==> flow/design.v <==
`timescale 1ns / 1ps
module Master #(parameter data_size = 32)(H_readyN,H_rsp,H_rstN,H_clk,R_data, 
				i_add,i_WR,i_size,i_burst,idle,busy,i_data,    
				H_add,H_WR,H_size,H_burst,H_trans,W_data);     
input H_readyN;
input H_rsp;
input H_rstN;
input H_clk;
input   [data_size-1 :0] R_data;
output  [31:0] H_add;
output         H_WR;
output  [2:0]  H_size;
output  [3:0]  H_burst;
output  [1:0]  H_trans;
output  [data_size-1:0] W_data;
input   [31:0] i_add;     
input          i_WR;
input   [2:0]  i_size;
input   [2:0]  i_burst;
input          busy;
input          idle;
input   [data_size-1:0] i_data;
reg     [1:0]  i_trans;
reg     [data_size-1:0] data_1;
reg     [31:0] add;
reg            WR;
reg     [2:0]  size;
reg     [3:0]  burst;
reg     [data_size-1:0] data;
reg     [6:0]  cal_size;
reg     [4:0]  cal_burst;  
reg     [12:0] initial_add;
reg     [12:0] trans_size;  
reg     [12:0] start_add;
reg     [12:0] wrap_bound;
reg     [data_size-1:0]rec_data;
reg     [3:0] counter;
reg     [3:0] shifty;
reg     [3:0] temp_counter;
reg     [1:0] trans_next;
	parameter HTRANS_IDLE    = 2'b00;
	parameter HTRANS_BUSY    = 2'b01; 
	parameter HTRANS_NONSEQ  = 2'b10;
	parameter HTRANS_SEQ     = 2'b11;
	parameter SINGLE   = 3'b000;
	parameter INCR     = 3'b001;
	parameter WRAP4    = 3'b010;
	parameter INCR4    = 3'b011;
	parameter WRAP8    = 3'b100;
	parameter INCR8    = 3'b101;
	parameter WRAP16   = 3'b110;
	parameter INCR16   = 3'b111;
	parameter BYTE     = 3'b000;
	parameter BYTE_2   = 3'b001;
	parameter BYTE_4   = 3'b010;
	parameter BYTE_8   = 3'b011;
	parameter BYTE_16  = 3'b100;
	parameter BYTE_32  = 3'b101;
	parameter BYTE_64  = 3'b110;
	parameter BYTE_128 = 3'b111;
assign H_WR     = WR;
assign H_size   = size;
assign H_add    = add;   
assign H_burst  = burst;
assign H_trans  = i_trans;
assign W_data   =  data  ;
always @ (negedge H_clk)
	rec_data <= R_data;
always @ (posedge H_clk , negedge H_rstN)
	begin
		if (!H_rstN)
			begin		
						WR     <= 1'b0; 
						size   <= 3'b0;
						burst  <= 4'b0;		
						data   <= 0;
						data_1 <= 0;
			end 
		else if (H_readyN) 
			begin			
						WR     <= i_WR; 
						size   <= i_size;
						burst  <= i_burst;		
				if (i_WR && !busy)
					begin    	 
						data_1 <= i_data; 
						data   <= data_1;
					end
				else		
						data   <= data_1;  
			end
		else 	
			begin
						data_1 <= data_1;  
						data   <= data;
			end
	end
always @ (posedge H_clk or negedge H_rstN)
begin
if (!H_rstN)                                                            
																		        add  <= 32'b0;
else if (H_readyN && trans_next == HTRANS_NONSEQ)   
	begin								 
																		initial_add  <= i_add [12:0];
																		        add  <= i_add;
																		temp_counter <= counter;
	end
else if(H_readyN &&(!busy) && trans_next == HTRANS_SEQ && i_burst == INCR )   
																		        add  <= add + cal_size;
else if(H_readyN &&(!busy) && temp_counter != 0 && trans_next == HTRANS_SEQ 
		&& (i_burst == WRAP4 | i_burst == WRAP8 | i_burst == WRAP16 ))
	begin 								
																		temp_counter <= temp_counter -1;
		if((add[12:0]+cal_size) >= wrap_bound)
																		        add  <={add[31:13],((add[12:0]+ cal_size) - trans_size)};
		else								 
																		        add  <={add[31:13],(add[12:0] + cal_size)}; 
	end		  
else if(H_readyN &&(!busy) && temp_counter != 0 && trans_next == HTRANS_SEQ 
		&& (i_burst == INCR4 | i_burst == INCR8 | i_burst == INCR16 ))
	begin	  		
																		        add  <= (add + cal_size);   
																		temp_counter <= temp_counter -1;
	end
else if ((i_burst == SINGLE)||(i_trans == HTRANS_IDLE)) 
																		temp_counter <= 0;
else
	begin
																		         add <= add;
																		temp_counter <= temp_counter;
	end
end
always @(posedge H_clk or negedge H_rstN )
	if (!H_rstN)        i_trans <= HTRANS_IDLE; 
	else if (idle)      i_trans <= HTRANS_IDLE;
	else if (busy)      i_trans <= HTRANS_BUSY;
	else if (!H_readyN) i_trans <= i_trans;
	else                i_trans <= trans_next;
always @(i_trans,temp_counter,busy,idle,burst,H_rsp)  
begin
 case(i_trans)
	HTRANS_IDLE  :				
																		trans_next = HTRANS_NONSEQ;   
	HTRANS_BUSY  :	if (!busy)	
																		trans_next = HTRANS_SEQ; 
					else		
																		trans_next = HTRANS_BUSY;
	HTRANS_NONSEQ:	if((burst != SINGLE))     
																		trans_next = HTRANS_SEQ;   
					else if (!H_readyN && H_rsp) 					    
																		trans_next = HTRANS_IDLE;											    	
					else												trans_next = HTRANS_NONSEQ;
	HTRANS_SEQ   :	begin 
						if(burst != SINGLE && burst != INCR) 
							if (temp_counter == 0)
																		trans_next = HTRANS_NONSEQ;
							else
																		trans_next = HTRANS_SEQ;
						else if (!H_readyN && H_rsp) 				    
																		trans_next = HTRANS_IDLE;
						else 					   
																		trans_next = HTRANS_SEQ;
					end
 endcase
end		
always @(i_burst)   
	case (i_burst)
		WRAP4 : begin counter = 4'd3; cal_burst = 5'd4;  end
		INCR4 : begin counter = 4'd3; cal_burst = 5'd0;  end 
		WRAP8 : begin counter = 4'd7; cal_burst = 5'd8;  end
		INCR8 : begin counter = 4'd7; cal_burst = 5'd0;  end 
		WRAP16: begin counter = 4'd15;cal_burst = 5'd16; end
		INCR16: begin counter = 4'd15;cal_burst = 5'd0;  end 
		default:begin counter = 4'd0; cal_burst = 5'd0;  end 
	endcase
always @ (cal_burst,i_size,initial_add,shifty,cal_size)
begin 
	trans_size = cal_burst * cal_size;
	start_add  = ((initial_add >> shifty)*(trans_size));  
	wrap_bound = start_add + trans_size ;
end
always @(i_size)     
 case(i_size)
	BYTE   : cal_size = 1;
	BYTE_2 : cal_size = 2;
	BYTE_4 : cal_size = 4;
	BYTE_8 : cal_size = 8;
	BYTE_16: cal_size = 16;
	BYTE_32: cal_size = 32;
	BYTE_64: cal_size = 64;
	BYTE_128:cal_size = 128;
	default: cal_size = 0;
 endcase
always @(trans_size)    
	case(1'b1)   
		trans_size[3]: shifty = 3; 
		trans_size[4]: shifty = 4; 
		trans_size[5]: shifty = 5;
		trans_size[6]: shifty = 6;
		trans_size[7]: shifty = 7;
		trans_size[8]: shifty = 8; 
		trans_size[9]: shifty = 9;
		trans_size[10]:shifty = 10; 
		default:shifty =0;
	endcase
endmodule
Tool chain data of Master:

Tool output for the design above, in the order of the flow.
Lines are those of the file above, counted from 1.
Operators carry their Yosys type and port widths (W data, S select, Z words).
A cell with - has no value.

* design top: Master
* clock: H_clk
* cell library: sky130hd
* timing corner: tt_025C_1v80

Word-level counts:

Yosys after proc, flatten, opt, wreduce and memory -nomap, before mapping. Memory bits, and registers merged into a memory's read port (data or address), are not among the register bits. Print and check cells are not counted. Equal cells are merged and count once.
Memory sizes are those after Yosys's memory passes, which may raise the word count (mostly to a power of two), join words into wider ones and drop unused or constant bits.

* register bits: 122
* bits in read-only memories: 56
* memories kept: 1
* output and inout port bits: 74
* cells after elaboration: 99

* add/sub/neg operators: 5
* multiply operators: 2
* order comparisons: 1
* equal/unequal tests: 15
* shift operators: 1
* muxes and demuxes: 30
* bitwise logic cells: 4
* reduce/logical cells: 30

Memory list
* (no name shown): depth 8, bits a word 7, read ports 1, write ports 0, RTL line 183 `case(i_size)`

Operator list (count)
* $mul A13 B12 Y13: 1
* $mux W32: 4
* $mul A5 B7 Y12: 1
* $mux W4: 13
* $add A32 B7 Y32: 1
* $reduce_bool A4 Y1: 4
* $mux W2: 8
* $pmux W5 S3: 1
* $add A13 B12 Y13: 1
* $sub A13 B13 Y13: 1
* $ge A13 B13 Y1: 1
* $shr A13 B4 Y13: 1
* $add A13 B7 Y13: 1
* $mux W13: 1
* $eq A3 B3 Y1 const B: 4
* $pmux W4 S3: 1
* $logic_and A1 B1 Y1: 11
* $eq A2 B2 Y1 const B: 4
* $pmux W2 S4: 1
* $reduce_and A2 Y1: 3
* $reduce_or A2 Y1: 3
* $eq A3 B2 Y1 const B: 2
* $reduce_bool A3 Y1: 2
* $or A1 B1 Y1: 4
* $sub A4 B1 Y4 const B: 1
* $logic_not A4 Y1: 1
* $eq A3 B1 Y1 const B: 1
* $ne A3 B1 Y1 const B: 1

Not listed: further kinds 9, cells in them 10.

Longest topological paths:

Yosys ltp: most cells in a row. Word level: on the elaborated netlist, between registers, memories and ports. Mapped: between sequential cells and ports; inverters and the memories' decode and read muxes count.

* word-level depth: 19
* ABC_AREA: 0
* depth in mapped cells: 47

After synthesis:

The flow's flattened synthesis, as Yosys stat reports it; memories are mapped. The netlist is that of the ABC_AREA named above (0 if unset); the other value can give another one.

Cells by type
* sky130_fd_sc_hd__dfrtp_1: count 105, total area 2627.52 um^2
* sky130_fd_sc_hd__ha_1: count 82, total area 1.03E+03 um^2
* sky130_fd_sc_hd__fa_1: count 47, total area 940.902 um^2
* sky130_fd_sc_hd__mux2_2: count 71, total area 799.517 um^2
* sky130_fd_sc_hd__edfxtp_1: count 17, total area 510.49 um^2
* sky130_fd_sc_hd__nand2_1: count 100, total area 375.36 um^2
* sky130_fd_sc_hd__inv_1: count 98, total area 367.853 um^2
* sky130_fd_sc_hd__mux2i_1: count 27, total area 270.259 um^2
* sky130_fd_sc_hd__nor2_1: count 72, total area 270.259 um^2
* sky130_fd_sc_hd__xnor2_1: count 29, total area 253.994 um^2
* sky130_fd_sc_hd__o21ai_0: count 33, total area 165.158 um^2
* sky130_fd_sc_hd__a21oi_1: count 30, total area 150.144 um^2
* sky130_fd_sc_hd__and2_1: count 18, total area 112.608 um^2
* sky130_fd_sc_hd__o21a_1: count 15, total area 112.608 um^2
* sky130_fd_sc_hd__nor3_1: count 20, total area 100.096 um^2
* sky130_fd_sc_hd__nand3_1: count 18, total area 90.086 um^2
* sky130_fd_sc_hd__xor2_1: count 10, total area 87.584 um^2
* sky130_fd_sc_hd__and3_1: count 12, total area 75.072 um^2

Not listed: further types 58, cells in them 160.

* cell count: 964
* mapped area: 9497.9 um^2
* mapped flip-flops: 122
* buffers: 29

Timing after synthesis:

Path of least setup slack by OpenSTA after synthesis, without wires, with an ideal clock, recovery checks aside; 20% of the period is set as input and as output delay. Where synthesis merged equal registers, the netlist keeps one of their names.

* kind: input -> register
* from: in i_burst[2]
* to: reg add[11]
* period: 19.7 ns
* input delay: 3.940 ns
* time at the first pin: 3.940 ns
* arrival: 13.892 ns
* data required time: 19.563 ns
* setup slack: 5.670 ns
* delay of the path: 10.089 ns
* stages on the path: 42
* buffers on the path: 3
* period reached after synthesis: 14.03 ns

"delay of the path" = arrival - input delay + setup time.
"stages on the path": output pins that drive a net of the path, with the launching flip-flop's if there is one; two outputs of one cell count as two.
"period reached after synthesis" = period - worst setup slack (recovery checks aside). The figure is calculated, with input and output delays left at 20% of the set period.
Between the ends stands the longest chain of elaborated cells between them, by number of cells; it is not shown to be the way that was timed. Of several equally long chains one is given.
A line is the first line of the expression or statement that the cell stems from. Yosys adds cells for indexed reads and writes and turns some case tables into memories.
At most two assigning lines are given for a register; there are more.

* path through: sky130_fd_sc_hd__clkbuf_1 > sky130_fd_sc_hd__nor3b_1 > sky130_fd_sc_hd__nand2_1 > sky130_fd_sc_hd__fa_1 > sky130_fd_sc_hd__inv_1 > sky130_fd_sc_hd__ha_1 > sky130_fd_sc_hd__ha_1 > sky130_fd_sc_hd__ha_1 > sky130_fd_sc_hd__fa_1 > sky130_fd_sc_hd__xor2_2 > sky130_fd_sc_hd__or4b_4 > sky130_fd_sc_hd__o211ai_2 > sky130_fd_sc_hd__buf_6 > sky130_fd_sc_hd__mux2i_1 > sky130_fd_sc_hd__mux2i_1 > sky130_fd_sc_hd__o22ai_1 > sky130_fd_sc_hd__a21oi_1 > sky130_fd_sc_hd__nand2_1 > [... 6 more ...] > sky130_fd_sc_hd__fa_1 > sky130_fd_sc_hd__inv_1 > sky130_fd_sc_hd__ha_1 > sky130_fd_sc_hd__or2_2 > sky130_fd_sc_hd__a21oi_1 > sky130_fd_sc_hd__a21oi_1 > sky130_fd_sc_hd__xnor2_1 > sky130_fd_sc_hd__xnor2_1 > sky130_fd_sc_hd__xnor2_1 > sky130_fd_sc_hd__xnor3_1 > sky130_fd_sc_hd__ha_1 > sky130_fd_sc_hd__a21oi_1 > sky130_fd_sc_hd__nor2_1 > sky130_fd_sc_hd__o21ai_0 > sky130_fd_sc_hd__a21oi_1 > sky130_fd_sc_hd__clkbuf_1 > sky130_fd_sc_hd__mux2i_1 > sky130_fd_sc_hd__a21oi_1
* length of the longest elaborated chain: 19
* elaborated cells on any way between the ends: 35

RTL lines, path after synthesis
* start: declaration: RTL line 19 `input   [2:0]  i_burst;`
* $eq A3 B3 Y1: RTL line 167 `case (i_burst)`
* $pmux W5 S3: RTL line 167
* $mul A5 B7 Y12: RTL line 178 `trans_size = cal_burst * cal_size;`
* $mux W4 x8: RTL line 195 `case(1'b1)`
* $shr A13 B4 Y13: RTL line 179 `start_add = ((initial_add >> shifty)*(trans_size));`
* $mul A13 B12 Y13: RTL line 179
* $add A13 B12 Y13: RTL line 180 `wrap_bound = start_add + trans_size ;`
* $ge A13 B13 Y1: RTL line 114 `if((add[12:0]+cal_size) >= wrap_bound)`
* $mux W13: RTL line 114
* $mux W32: RTL line 110 `else if(H_readyN &&(!busy) && temp_counter != 0 && trans_next == HTRANS_SEQ`
* $mux W32: RTL line 108 `else if(H_readyN &&(!busy) && trans_next == HTRANS_SEQ && i_burst == INCR )`
* $mux W32: RTL line 102 `else if (H_readyN && trans_next == HTRANS_NONSEQ)`
* end: assignment: RTL line 105 `add <= i_add;`
* end: assignment: RTL line 109 `add <= add + cal_size;`
* end: declaration: RTL line 25 `reg     [31:0] add;`

Path in the finished layout:

Path of least setup slack in the final report of run 1 (OpenROAD, finished layout, wires in). Where an end is a register, its clock arrival counts in the times.

* kind: input -> register
* from: in i_size[2]
* to: reg add[8]
* period: 27.3 ns
* input delay: 5.46 ns
* time at the first pin: 5.46 ns
* arrival: 17.86 ns
* data required time: 27.60 ns
* setup slack: 9.75 ns
* stages on the path: 42
* buffers on the path: 2

Between the ends stands the longest chain of elaborated cells between them, by number of cells; it is not shown to be the way that was timed. Of several equally long chains one is given.
The chain passes a memory read, where the word-level depth is cut; so it can be longer than that depth.
At most two assigning lines are given for a register; there are more.

* path through: sky130_fd_sc_hd__clkdlybuf4s50_1 > sky130_fd_sc_hd__nor3b_1 > sky130_fd_sc_hd__nand2_1 > sky130_fd_sc_hd__fa_1 > sky130_fd_sc_hd__inv_1 > sky130_fd_sc_hd__ha_1 > sky130_fd_sc_hd__ha_1 > sky130_fd_sc_hd__ha_1 > sky130_fd_sc_hd__fa_1 > sky130_fd_sc_hd__xor2_2 > sky130_fd_sc_hd__or4b_4 > sky130_fd_sc_hd__o211ai_2 > sky130_fd_sc_hd__mux2i_1 > sky130_fd_sc_hd__mux2i_1 > sky130_fd_sc_hd__o22ai_1 > sky130_fd_sc_hd__a21oi_1 > sky130_fd_sc_hd__nand2_1 > sky130_fd_sc_hd__fa_1 > [... 6 more ...] > sky130_fd_sc_hd__inv_1 > sky130_fd_sc_hd__ha_1 > sky130_fd_sc_hd__or2_2 > sky130_fd_sc_hd__a21oi_1 > sky130_fd_sc_hd__a21oi_1 > sky130_fd_sc_hd__xnor2_1 > sky130_fd_sc_hd__xnor2_1 > sky130_fd_sc_hd__xnor2_1 > sky130_fd_sc_hd__xnor3_1 > sky130_fd_sc_hd__ha_1 > sky130_fd_sc_hd__a2111oi_0 > sky130_fd_sc_hd__o21ai_0 > sky130_fd_sc_hd__o21ai_0 > sky130_fd_sc_hd__a21oi_1 > sky130_fd_sc_hd__buf_4 > sky130_fd_sc_hd__mux2i_1 > sky130_fd_sc_hd__a211oi_1 > sky130_fd_sc_hd__a21o_1
* length of the longest elaborated chain: 18
* elaborated cells on any way between the ends: 22

RTL lines, path after layout
* start: declaration: RTL line 18 `input   [2:0]  i_size;`
* $mem_v2 Z8 W7: RTL line 183 `case(i_size)`
* $mul A5 B7 Y12: RTL line 178 `trans_size = cal_burst * cal_size;`
* $mux W4 x8: RTL line 195 `case(1'b1)`
* $shr A13 B4 Y13: RTL line 179 `start_add = ((initial_add >> shifty)*(trans_size));`
* $mul A13 B12 Y13: RTL line 179
* $add A13 B12 Y13: RTL line 180 `wrap_bound = start_add + trans_size ;`
* $ge A13 B13 Y1: RTL line 114 `if((add[12:0]+cal_size) >= wrap_bound)`
* $mux W13: RTL line 114
* $mux W32: RTL line 110 `else if(H_readyN &&(!busy) && temp_counter != 0 && trans_next == HTRANS_SEQ`
* $mux W32: RTL line 108 `else if(H_readyN &&(!busy) && trans_next == HTRANS_SEQ && i_burst == INCR )`
* $mux W32: RTL line 102 `else if (H_readyN && trans_next == HTRANS_NONSEQ)`
* end: assignment: RTL line 105 `add <= i_add;`
* end: assignment: RTL line 109 `add <= add + cal_size;`
* end: declaration: RTL line 25 `reg     [31:0] add;`

Measured results for Master: 2 stored runs of the Yosys and OpenROAD flow on sky130hd. The settings differ; the order carries no meaning. The constraints put input and output delay at 20% of the set period each and load the outputs with 0.01 pF.
By "clock period achieved" is meant the clock period of the run minus its worst setup slack. This is arithmetic on one report: input and output delays are still those of the set period (20% each).
By "worst setup path time" is meant the share of the clock period that the worst setup path is allowed (20% is reserved at inputs, 20% at outputs), minus its slack. Clock arrival times at its registers enter into it.
"overall power" rests on the timing tool's default activity at the inputs, not on a simulated workload.

### Run 1

Settings: `period_ns=27.3`, `CORE_UTILIZATION=34`, `PLACE_DENSITY_LB_ADDON=0.09`, `CELL_PAD_IN_SITES_GLOBAL_PLACEMENT=2`, `GPL_TIMING_DRIVEN=1`, `CTS_CLUSTER_DIAMETER=204`, `MIN_ROUTING_LAYER=met1`, `CAP_MARGIN=20`, `CORE_MARGIN=2`, `SLEW_MARGIN=20`

- Std-cell area (final layout): 12010.3 um^2
- Worst setup slack after layout: 9.745 ns
- Post-synthesis cell area: 9497.9 um^2
- Clock period achieved: 17.555 ns
- Die outline area: 29287.2 um^2
- Overall power: 0.7295 mW
- Post-route worst hold slack: 0.498 ns
- Worst setup path time: 12.09 ns
- Critical path type: input -> register

### Run 2

Settings: `period_ns=13.2`, `CORE_UTILIZATION=23`, `PLACE_DENSITY=0.6`, `CORE_ASPECT_RATIO=0.54`, `CORE_MARGIN=10`, `GPL_ROUTABILITY_DRIVEN=0`, `CTS_CLUSTER_DIAMETER=330`, `SLEW_MARGIN=0`, `MAX_ROUTING_LAYER=met5`, `CAP_MARGIN=20`

- Worst setup path time: 10.11 ns
- Critical path type: input -> register
- Die outline area: 50212.3 um^2
- Post-synthesis cell area: 9497.9 um^2
- Overall power: 1.457 mW
- Worst setup slack after layout: 0.450 ns
- Std-cell area (final layout): 12949.9 um^2
- Clock period achieved: 12.750 ns
- Post-route worst hold slack: 0.500 ns
